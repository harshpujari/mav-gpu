==> flow/design.v <==
`default_nettype none
`timescale 1ns/1ns
module decoder (
    input wire clock,                                    
    input wire reset,                                    
    input wire [2:0] core_state,                          
    input wire [15:0] instruction,                        
    output reg [3:0] decoded_rd_address,                 
    output reg [3:0] decoded_rs_address,                 
    output reg [3:0] decoded_rt_address,                 
    output reg [2:0] decoded_nzp,                        
    output reg [7:0] decoded_immediate,                  
    output reg decoded_reg_write_enable,                 
    output reg decoded_mem_read_enable,                  
    output reg decoded_mem_write_enable,                 
    output reg decoded_nzp_write_enable,                 
    output reg [1:0] decoded_reg_input_selector,         
    output reg [1:0] decoded_alu_arithmetic_selector,    
    output reg decoded_alu_output_selector,              
    output reg decoded_pc_mux,                           
    output reg decoded_ret                               
);
    localparam NOP   = 4'b0000,    
               BRnzp = 4'b0001,    
               CMP   = 4'b0010,    
               ADD   = 4'b0011,    
               SUB   = 4'b0100,    
               MUL   = 4'b0101,    
               DIV   = 4'b0110,    
               LDR   = 4'b0111,    
               STR   = 4'b1000,    
               CONST = 4'b1001,    
               RET   = 4'b1111;    
    localparam REG_SRC_ARITHMETIC = 2'b00,    
               REG_SRC_MEMORY     = 2'b01,    
               REG_SRC_CONSTANT   = 2'b10;    
    localparam ALU_ADD = 2'b00,
               ALU_SUB = 2'b01,
               ALU_MUL = 2'b10,
               ALU_DIV = 2'b11;
    localparam DECODE = 3'b010;    
    always @(posedge clock) begin
        if (reset) begin
            decoded_rd_address            <= 4'b0;
            decoded_rs_address            <= 4'b0;
            decoded_rt_address            <= 4'b0;
            decoded_nzp                   <= 3'b0;
            decoded_immediate             <= 8'b0;
            decoded_reg_write_enable      <= 1'b0;
            decoded_mem_read_enable       <= 1'b0;
            decoded_mem_write_enable      <= 1'b0;
            decoded_nzp_write_enable      <= 1'b0;
            decoded_reg_input_selector    <= 2'b0;
            decoded_alu_arithmetic_selector <= 2'b0;
            decoded_alu_output_selector   <= 1'b0;
            decoded_pc_mux                <= 1'b0;
            decoded_ret                   <= 1'b0;
        end else begin
            if (core_state == DECODE) begin
                decoded_rd_address <= instruction[11:8];    
                decoded_rs_address <= instruction[7:4];     
                decoded_rt_address <= instruction[3:0];     
                decoded_immediate  <= instruction[7:0];     
                decoded_nzp        <= instruction[11:9];    
                decoded_reg_write_enable        <= 1'b0;
                decoded_mem_read_enable         <= 1'b0;
                decoded_mem_write_enable        <= 1'b0;
                decoded_nzp_write_enable        <= 1'b0;
                decoded_reg_input_selector      <= 2'b0;
                decoded_alu_arithmetic_selector <= 2'b0;
                decoded_alu_output_selector     <= 1'b0;
                decoded_pc_mux                  <= 1'b0;
                decoded_ret                     <= 1'b0;
                case (instruction[15:12])
                    NOP: begin
                    end
                    BRnzp: begin
                        decoded_pc_mux <= 1'b1;
                    end
                    CMP: begin
                        decoded_alu_output_selector <= 1'b1;
                        decoded_nzp_write_enable    <= 1'b1;
                    end
                    ADD: begin
                        decoded_reg_write_enable        <= 1'b1;
                        decoded_reg_input_selector      <= REG_SRC_ARITHMETIC;
                        decoded_alu_arithmetic_selector <= ALU_ADD;
                    end
                    SUB: begin
                        decoded_reg_write_enable        <= 1'b1;
                        decoded_reg_input_selector      <= REG_SRC_ARITHMETIC;
                        decoded_alu_arithmetic_selector <= ALU_SUB;
                    end
                    MUL: begin
                        decoded_reg_write_enable        <= 1'b1;
                        decoded_reg_input_selector      <= REG_SRC_ARITHMETIC;
                        decoded_alu_arithmetic_selector <= ALU_MUL;
                    end
                    DIV: begin
                        decoded_reg_write_enable        <= 1'b1;
                        decoded_reg_input_selector      <= REG_SRC_ARITHMETIC;
                        decoded_alu_arithmetic_selector <= ALU_DIV;
                    end
                    LDR: begin
                        decoded_reg_write_enable   <= 1'b1;
                        decoded_reg_input_selector <= REG_SRC_MEMORY;
                        decoded_mem_read_enable    <= 1'b1;
                    end
                    STR: begin
                        decoded_mem_write_enable <= 1'b1;
                    end
                    CONST: begin
                        decoded_reg_write_enable   <= 1'b1;
                        decoded_reg_input_selector <= REG_SRC_CONSTANT;
                    end
                    RET: begin
                        decoded_ret <= 1'b1;
                    end
                endcase
            end
        end
    end
endmodule
* From RTL to reports: decoder
The steps from the RTL of decoder to its reports follow in flow order. Lines are those of the file above, counted from 1. Library cell names are shortened. A cell with -- has no value.
Design: design top decoder, clock port clock, cell library sky130hd, timing corner tt_025C_1v80

* Word-level counts
Source: Yosys, flattened and elaborated, memories not mapped. Widths are those after wreduce; folded enables and synchronous resets count as part of the registers. Registers that Yosys merges into a memory's read port (data or address) are not register bits. Print and check cells do not count. Equal cells are merged and count once.
Word-level totals: register bits 33, input bits 21, output and inout bits 34, cells after elaboration 33
Cells by class: equal/unequal tests 11, mux-type cells 8, reductions and logical operators 1
Operator list (number):
- 4-bit by 3-bit == test with 1-bit output with constant B | 4
- 4-bit == test with constant B | 3
- 4-bit by 2-bit == test with 1-bit output with constant B | 2
- 6-bit OR reduction | 1
- 2-bit case mux with 3-bit select | 1
- 1-bit 2-to-1 mux | 6
- 4-bit by 1-bit == test with 1-bit output with constant B | 1
- 2-bit case mux with 2-bit select | 1
- 3-bit by 2-bit == test with 1-bit output with constant B | 1

* Depth
Longest topological path by Yosys (ltp), each cell counted once; first at word level (registers and memories cut), then after technology mapping (sequential cells cut; the memories' decode and read muxes count).
Logic depth: depth after elaboration 3, ABC_AREA 0, gate-level depth with buffers 4, mapped depth without buffers 3

* After synthesis
The flow's flattened synthesis, as Yosys stat reports it; memories are mapped. The netlist is that of the ABC_AREA named above (0 if unset); the other value can give another one.
Synthesis totals: standard cells after synthesis 113, chip area (Yosys) 914.6 um^2, sequential part of the area 420.4 um^2, mapped flip-flops 21, buffers 20
Cell types:
- dfxtp_1 | number 21, area in all 420.403 um^2
- nand2_1 | number 34, area in all 127.622 um^2
- a21oi_1 | number 20, area in all 100.096 um^2
- buf_4 | number 13, area in all 97.594 um^2
- buf_2 | number 5, area in all 25.024 um^2
- nand4b_1 | number 2, area in all 17.517 um^2
- a2111oi_2 | number 1, area in all 15.014 um^2
- and4bb_2 | number 1, area in all 12.512 um^2
- nor2b_1 | number 2, area in all 12.512 um^2
- nor3b_2 | number 1, area in all 12.512 um^2
- nor2_1 | number 3, area in all 11.261 um^2
- nand3_1 | number 2, area in all 10.01 um^2
- and4_1 | number 1, area in all 8.758 um^2
- or3b_1 | number 1, area in all 8.758 um^2
- xor2_1 | number 1, area in all 8.758 um^2
- clkbuf_1 | number 2, area in all 7.507 um^2
- nand3b_1 | number 1, area in all 7.507 um^2
- nand4_1 | number 1, area in all 6.256 um^2
- nor3_1 | number 1, area in all 5.005 um^2

* Worst setup path after synthesis
Source: OpenSTA report_checks on the synthesized netlist (no wires, ideal clock, input and output delay 20% of the period each), path of least setup slack; recovery checks are left aside. Register names are those of the netlist, which keeps one name where synthesis merged equal registers.
Path after synthesis: kind in2reg, start point in instruction[12], end point reg decoded_reg_write_enable, clock period 1.14 ns, input delay 0.228 ns, library setup time 0.127 ns, time at the first pin 0.228 ns, arrival 1.000 ns, required time 1.013 ns, slack 0.013 ns, delay of the path 0.899 ns, stages 4, buffers on the path 1, synthesis period reached 1.127 ns
"delay of the path" is the arrival time less input delay plus setup time. "stages": output pins that drive a net of the path, with the launching flip-flop's if there is one; two outputs of one cell count as two. "synthesis period reached" = period - worst setup slack (recovery checks aside). The figure is calculated, with input and output delays left at 20% of the set period. The rows between start and end are the longest chain of elaborated cells between them; the timing report does not say that the signal goes this way. Where chains are equally long, one stands for them. Each line given opens the expression or statement behind the cell; cells for indexed reads and writes are added by Yosys, which also makes memories of some case tables. A register here has more assigning lines than the two given.
Between the ends, after synthesis: cell sequence buf_2 -> and4bb_2 -> a2111oi_2 -> nor3_1, length of the longest elaborated chain 3, elaborated cells on any way between the ends 8, RTL lines with such cells 1, those cells by class eq/ne: 6; mux: 1; reduce/logical: 1
Ends and longest elaborated chain, after synthesis:
- from (decl) | RTL line 7 | input wire [15:0] instruction,
- 4-bit by 3-bit == test with 1-bit output | RTL line 74 | case (instruction[15:12])
- 6-bit OR reduction
- 1-bit 2-to-1 mux | RTL line 74
- to (assign) | RTL line 65 | decoded_reg_write_enable        <= 1'b0;
- to (assign) | RTL line 85 | decoded_reg_write_enable        <= 1'b1;
- to (decl) | RTL line 13 | output reg decoded_reg_write_enable,

* Path in the finished layout
From the final timing report of record 2: the path of least setup slack in the routed layout; clock arrival at registers is part of the times.
Path post-layout: kind reg2out, start point reg decoded_alu_output_selector, end point out decoded_alu_output_selector, clock period 2.1 ns, output delay 0.42 ns, time at the first pin 0.25 ns, arrival 1.17 ns, required time 1.68 ns, slack 0.51 ns, stages 2, buffers on the path 1
A register here has more assigning lines than the two given.
Between the ends, post-layout: cell sequence dfxtp_1 -> clkdlybuf4s50_1, length of the longest elaborated chain 0, elaborated cells on any way between the ends 0, RTL lines with such cells 0
Ends and longest elaborated chain, post-layout:
- from (decl) | RTL line 19 | output reg decoded_alu_output_selector,
- from (assign) | RTL line 55 | decoded_alu_output_selector   <= 1'b0;
- from (assign) | RTL line 71 | decoded_alu_output_selector     <= 1'b0;
- to (decl) | RTL line 19

# Flow runs of decoder

Stored flow runs of decoder (2 of them; Yosys, OpenROAD, sky130hd). They differ in their settings and are not a sequence. Constraints: input delay and output delay 20% of the set period each, output load 0.01 pF.
"reached clock period" means the clock period less the worst setup slack. The figure is calculated, with input and output delays left at 20% of the set period.
"critical setup path time" = time allowed to the worst setup path (clock period - input delay - output delay, where it has them) - its slack; a late launch clock adds to it, a late capture clock takes from it.

* Record 1 | settings: period_ns 1.18; CORE_UTILIZATION 68; SETUP_SLACK_MARGIN 0.16; PLACE_DENSITY_LB_ADDON 0.11; CORE_MARGIN 7; CELL_PAD_IN_SITES_GLOBAL_PLACEMENT 0; GPL_TIMING_DRIVEN 0; GPL_ROUTABILITY_DRIVEN 0; CTS_CLUSTER_DIAMETER 284; CAP_MARGIN 20; MIN_ROUTING_LAYER met1; SLEW_MARGIN 20 | not finished: placement ended with error FLW-0024
* Record 2 | settings: period_ns 2.1; CORE_UTILIZATION 30; PLACE_DENSITY_LB_ADDON 0.23; CORE_ASPECT_RATIO 1.39; CORE_MARGIN 8; CELL_PAD_IN_SITES_GLOBAL_PLACEMENT 2; TNS_END_PERCENT 50; GPL_ROUTABILITY_DRIVEN 0; MIN_ROUTING_LAYER met2; MAX_ROUTING_LAYER met4; CAP_MARGIN 20; SLEW_MARGIN 20 | results: reached clock period 1.589 ns; standard-cell area after layout 1446.4 um^2; final worst hold slack 0.454 ns; area of the synthesized netlist 914.6 um^2; worst setup slack after layout 0.511 ns; critical setup path time 1.17 ns; critical path type reg2out; overall die area 5095.9 um^2
