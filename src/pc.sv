==> flow/design.v <==
`default_nettype none
`timescale 1ns/1ns
module pc #(
    parameter DATA_BITS             = 8,
    parameter PROGRAM_MEM_ADDR_BITS = 8
) (
    input wire clock,                                       
    input wire reset,                                       
    input wire enable,                                      
    input wire [2:0] core_state,                            
    input wire [2:0] decoded_nzp,                           
    input wire [DATA_BITS-1:0] decoded_immediate,           
    input wire decoded_nzp_write_enable,                    
    input wire decoded_pc_mux,                              
    input wire [DATA_BITS-1:0] alu_out,
    input  wire [PROGRAM_MEM_ADDR_BITS-1:0] current_pc,
    output reg  [PROGRAM_MEM_ADDR_BITS-1:0] next_pc
);
    localparam EXECUTE = 3'b101;
    localparam UPDATE  = 3'b110;
    reg [2:0] nzp;
    always @(posedge clock) begin
        if (reset) begin
            nzp     <= 3'b000;
            next_pc <= {PROGRAM_MEM_ADDR_BITS{1'b0}};
        end else if (enable) begin
            if (core_state == EXECUTE) begin
                if (decoded_pc_mux) begin
                    if ((nzp & decoded_nzp) != 3'b000)
                        next_pc <= decoded_immediate;
                    else
                        next_pc <= current_pc + 1;
                end else begin
                    next_pc <= current_pc + 1;
                end
            end
            if (core_state == UPDATE) begin
                if (decoded_nzp_write_enable) begin
                    nzp <= alu_out[2:0];
                end
            end
        end
    end
endmodule
Reports on pc --
What the tools print for pc, step after step. Line numbers count from 1 in the design file above. Operators: Yosys type, input widths -> output width; for muxes data width and select width s. Not given: --
Set-up: top pc, clock clock, cell library sky130hd, timing corner tt_025C_1v80

After elaboration --
Counts by Yosys on the flattened word-level netlist (proc, flatten, opt, wreduce; memories kept). Register bits leave out memories and registers merged into their read ports (data or address); mux counts leave out enables and synchronous resets folded into registers. Print and check cells are left out. Cells with the same type and inputs are merged into one.
Bit counts: bits in registers 11, latch bits 0, bits in writable memories 0, bits in read-only memories 0, clocked read ports x word width 0, memories 0, input bits 35, output and inout bits 8, word-level cells 11
Cells by class: add/subtract/negate cells 1, $mul 0, divide/modulo/power cells 0, magnitude comparators 0, equal/unequal tests 2, shift-type cells 0, multiplexer cells 2, bitwise gates (word level) 1, reductions and logical operators 3
Operators with widths (number):
- $mux 8 | 2
- $add 8x1->8 const B | 1
- $eq 3x3->1 const B | 2
- $and 3x3->3 | 1
- $reduce_and 3->1 | 1
- $reduce_bool 3->1 | 1
- $reduce_and 2->1 | 1

Longest topological paths --
Depth = most cells in a row (Yosys ltp): at word level without a register or memory, in the mapped netlist without a sequential cell, where the memories' decode and read muxes count.
Logic depth: depth after elaboration 4, ABC_AREA 0, gate-level depth with buffers 5, mapped depth without buffers 5

Mapped cells and area --
The flow's flattened synthesis, as Yosys stat reports it; memories are mapped. The netlist is that of the ABC_AREA named above (0 if unset); the other value can give another one. Totals and module areas in this step are rounded.
Synthesis totals: cells in the netlist 71, mapped area 600 um2, sequential area 220 um2, flip-flops 11, buffers 2
Cells by type:
- sky130_fd_sc_hd__dfxtp_1 | number 11, total area 220.211 um2
- sky130_fd_sc_hd__nand2_1 | number 9, total area 33.782 um2
- sky130_fd_sc_hd__nor2_1 | number 9, total area 33.782 um2
- sky130_fd_sc_hd__a311oi_2 | number 2, total area 30.029 um2
- sky130_fd_sc_hd__mux2i_1 | number 3, total area 30.029 um2
- sky130_fd_sc_hd__a32oi_1 | number 3, total area 26.275 um2
- sky130_fd_sc_hd__o211ai_1 | number 3, total area 22.522 um2
- sky130_fd_sc_hd__nand3_1 | number 4, total area 20.019 um2
- sky130_fd_sc_hd__xnor2_1 | number 2, total area 17.517 um2
- sky130_fd_sc_hd__xor2_1 | number 2, total area 17.517 um2
- sky130_fd_sc_hd__o21ai_1 | number 3, total area 15.014 um2
- sky130_fd_sc_hd__ha_1 | number 1, total area 12.512 um2
- sky130_fd_sc_hd__nand4_1 | number 2, total area 12.512 um2
- sky130_fd_sc_hd__a21oi_1 | number 2, total area 10.01 um2
- sky130_fd_sc_hd__a222oi_1 | number 1, total area 10.01 um2
- sky130_fd_sc_hd__and4b_1 | number 1, total area 10.01 um2
- sky130_fd_sc_hd__and4_1 | number 1, total area 8.758 um2
- sky130_fd_sc_hd__nand4b_1 | number 1, total area 8.758 um2
Not listed: further types 10, cells in them 11.

Path before layout --
Path of least setup slack by OpenSTA after synthesis, without wires, with an ideal clock, recovery checks aside; 20% of the period is set as input and as output delay. Where synthesis merged equal registers, the netlist keeps one of their names.
Path after synthesis: path kind reg-to-reg, from register nzp[0], to register next_pc[0], clock period 1.37 ns, library setup time 0.088 ns, launch time at the first pin 0.000 ns, arrival time 1.209 ns, required time 1.282 ns, setup slack 0.072 ns, path delay 1.297 ns, driving pins on the path 5, buffers on the path 0, period reached after synthesis 1.298 ns
"path delay" is the arrival time less input delay plus setup time. "driving pins on the path" counts driving pins, that of a launching flip-flop among them; a cell with two outputs on the path counts twice. "period reached after synthesis" = period - worst setup slack (recovery checks aside). The figure is calculated, with input and output delays left at 20% of the set period. The rows between start and end are the longest chain of elaborated cells between them; the timing report does not say that the signal goes this way. Where chains are equally long, one stands for them. Each line given opens the expression or statement behind the cell; cells for indexed reads and writes are added by Yosys, which also makes memories of some case tables. A register here has more assigning lines than the two given.
On the way, after synthesis: cell sequence sky130_fd_sc_hd__dfxtp_1 sky130_fd_sc_hd__a222oi_1 sky130_fd_sc_hd__or2b_2 sky130_fd_sc_hd__nand2b_1 sky130_fd_sc_hd__a311oi_2, length of the longest elaborated chain 4, elaborated cells on any way between the ends 4, RTL lines with such cells 2, those cells by class mux (2); logic (1); reduce/logical (1)
RTL lines, path after synthesis:
- start: declaration | RTL line 21 | reg [2:0] nzp;
- start: assignment | RTL line 24 | nzp     <= 3'b000;
- start: assignment | RTL line 39 | nzp <= alu_out[2:0];
- $and 3x3->3 | RTL line 29 | if ((nzp & decoded_nzp) != 3'b000)
- $reduce_bool 3->1 | RTL line 29
- $mux 8 | RTL line 29
- $mux 8 | RTL line 28 | if (decoded_pc_mux) begin
- end: assignment | RTL line 30 | next_pc <= decoded_immediate;
- end: assignment | RTL line 32 | next_pc <= current_pc + 1;
- end: declaration | RTL line 17 | output reg  [PROGRAM_MEM_ADDR_BITS-1:0] next_pc

Timing after layout --
Path of least setup slack in the final report of flow run 1 (OpenROAD, finished layout, wires in). Where an end is a register, its clock arrival counts in the times.
Path after layout: path kind input-to-reg, from input decoded_nzp[0], to register next_pc[0], clock period 2.43 ns, input delay 0.49 ns, library setup time 0.08 ns, launch time at the first pin 0.49 ns, arrival time 1.93 ns, required time 2.62 ns, setup slack 0.69 ns, driving pins on the path 6, buffers on the path 2
The rows between start and end are the longest chain of elaborated cells between them; the timing report does not say that the signal goes this way. Where chains are equally long, one stands for them. A register here has more assigning lines than the two given.
On the way, after layout: cell sequence sky130_fd_sc_hd__clkdlybuf4s50_1 sky130_fd_sc_hd__a222oi_1 sky130_fd_sc_hd__buf_4 sky130_fd_sc_hd__or2b_2 sky130_fd_sc_hd__nand2b_1 sky130_fd_sc_hd__a311oi_2, length of the longest elaborated chain 4, elaborated cells on any way between the ends 4, RTL lines with such cells 2, those cells by class mux (2); logic (1); reduce/logical (1)
RTL lines, path after layout:
- start: declaration | RTL line 11 | input wire [2:0] decoded_nzp,
- $and 3x3->3 | RTL line 29 | if ((nzp & decoded_nzp) != 3'b000)
- $reduce_bool 3->1 | RTL line 29
- $mux 8 | RTL line 29
- $mux 8 | RTL line 28 | if (decoded_pc_mux) begin
- end: assignment | RTL line 30 | next_pc <= decoded_immediate;
- end: assignment | RTL line 32 | next_pc <= current_pc + 1;
- end: declaration | RTL line 17 | output reg  [PROGRAM_MEM_ADDR_BITS-1:0] next_pc

Hand-over note for pc

Below are 2 stored runs of the flow (Yosys, OpenROAD; platform sky130hd) on pc, each with its settings and what was measured, unordered. Constraints: input delay and output delay 20% of the set period each, output load 0.01 pF.
By "clock period reached" is meant the clock period of the run minus its worst setup slack. This is arithmetic on one report: input and output delays are still those of the set period (20% each).
"time used up by the worst setup path": the worst setup path's part of the clock period (all of it between registers, 20% less for each end at a port) less its slack. A launch clock that arrives late makes it longer, a capture clock that arrives late makes it shorter.
"overall power": no workload was simulated; the value follows from the tool's default switching activity.
Measured values are rounded.

* Flow run 1 | settings: period_ns 2.43; CORE_UTILIZATION 19; PLACE_DENSITY_LB_ADDON 0.29; TNS_END_PERCENT 80; GPL_ROUTABILITY_DRIVEN 0; MIN_ROUTING_LAYER met2; CAP_MARGIN 20; CORE_MARGIN 2; SLEW_MARGIN 20 | results: chip area in the Yosys report 600 um2; total die area 3600 um2; standard-cell area after layout 1100 um2; utilization after layout 35%; lowest setup slack 0.69 ns; setup TNS 0.000 ns; worst-case hold slack 0.45 ns; overall power 0.41 mW; clock period reached 1.737 ns; time used up by the worst setup path 1.25 ns; worst setup path type input-to-reg
* Flow run 2 | settings: period_ns 1.33; CORE_UTILIZATION 34; SETUP_SLACK_MARGIN 0.22; PLACE_DENSITY 0.52; CORE_ASPECT_RATIO 0.59; CELL_PAD_IN_SITES_DETAIL_PLACEMENT 1; ABC_AREA 0; CAP_MARGIN 20; CORE_MARGIN 2; SLEW_MARGIN 20 | stopped before the end: routing reported DPL-0033

End of note.
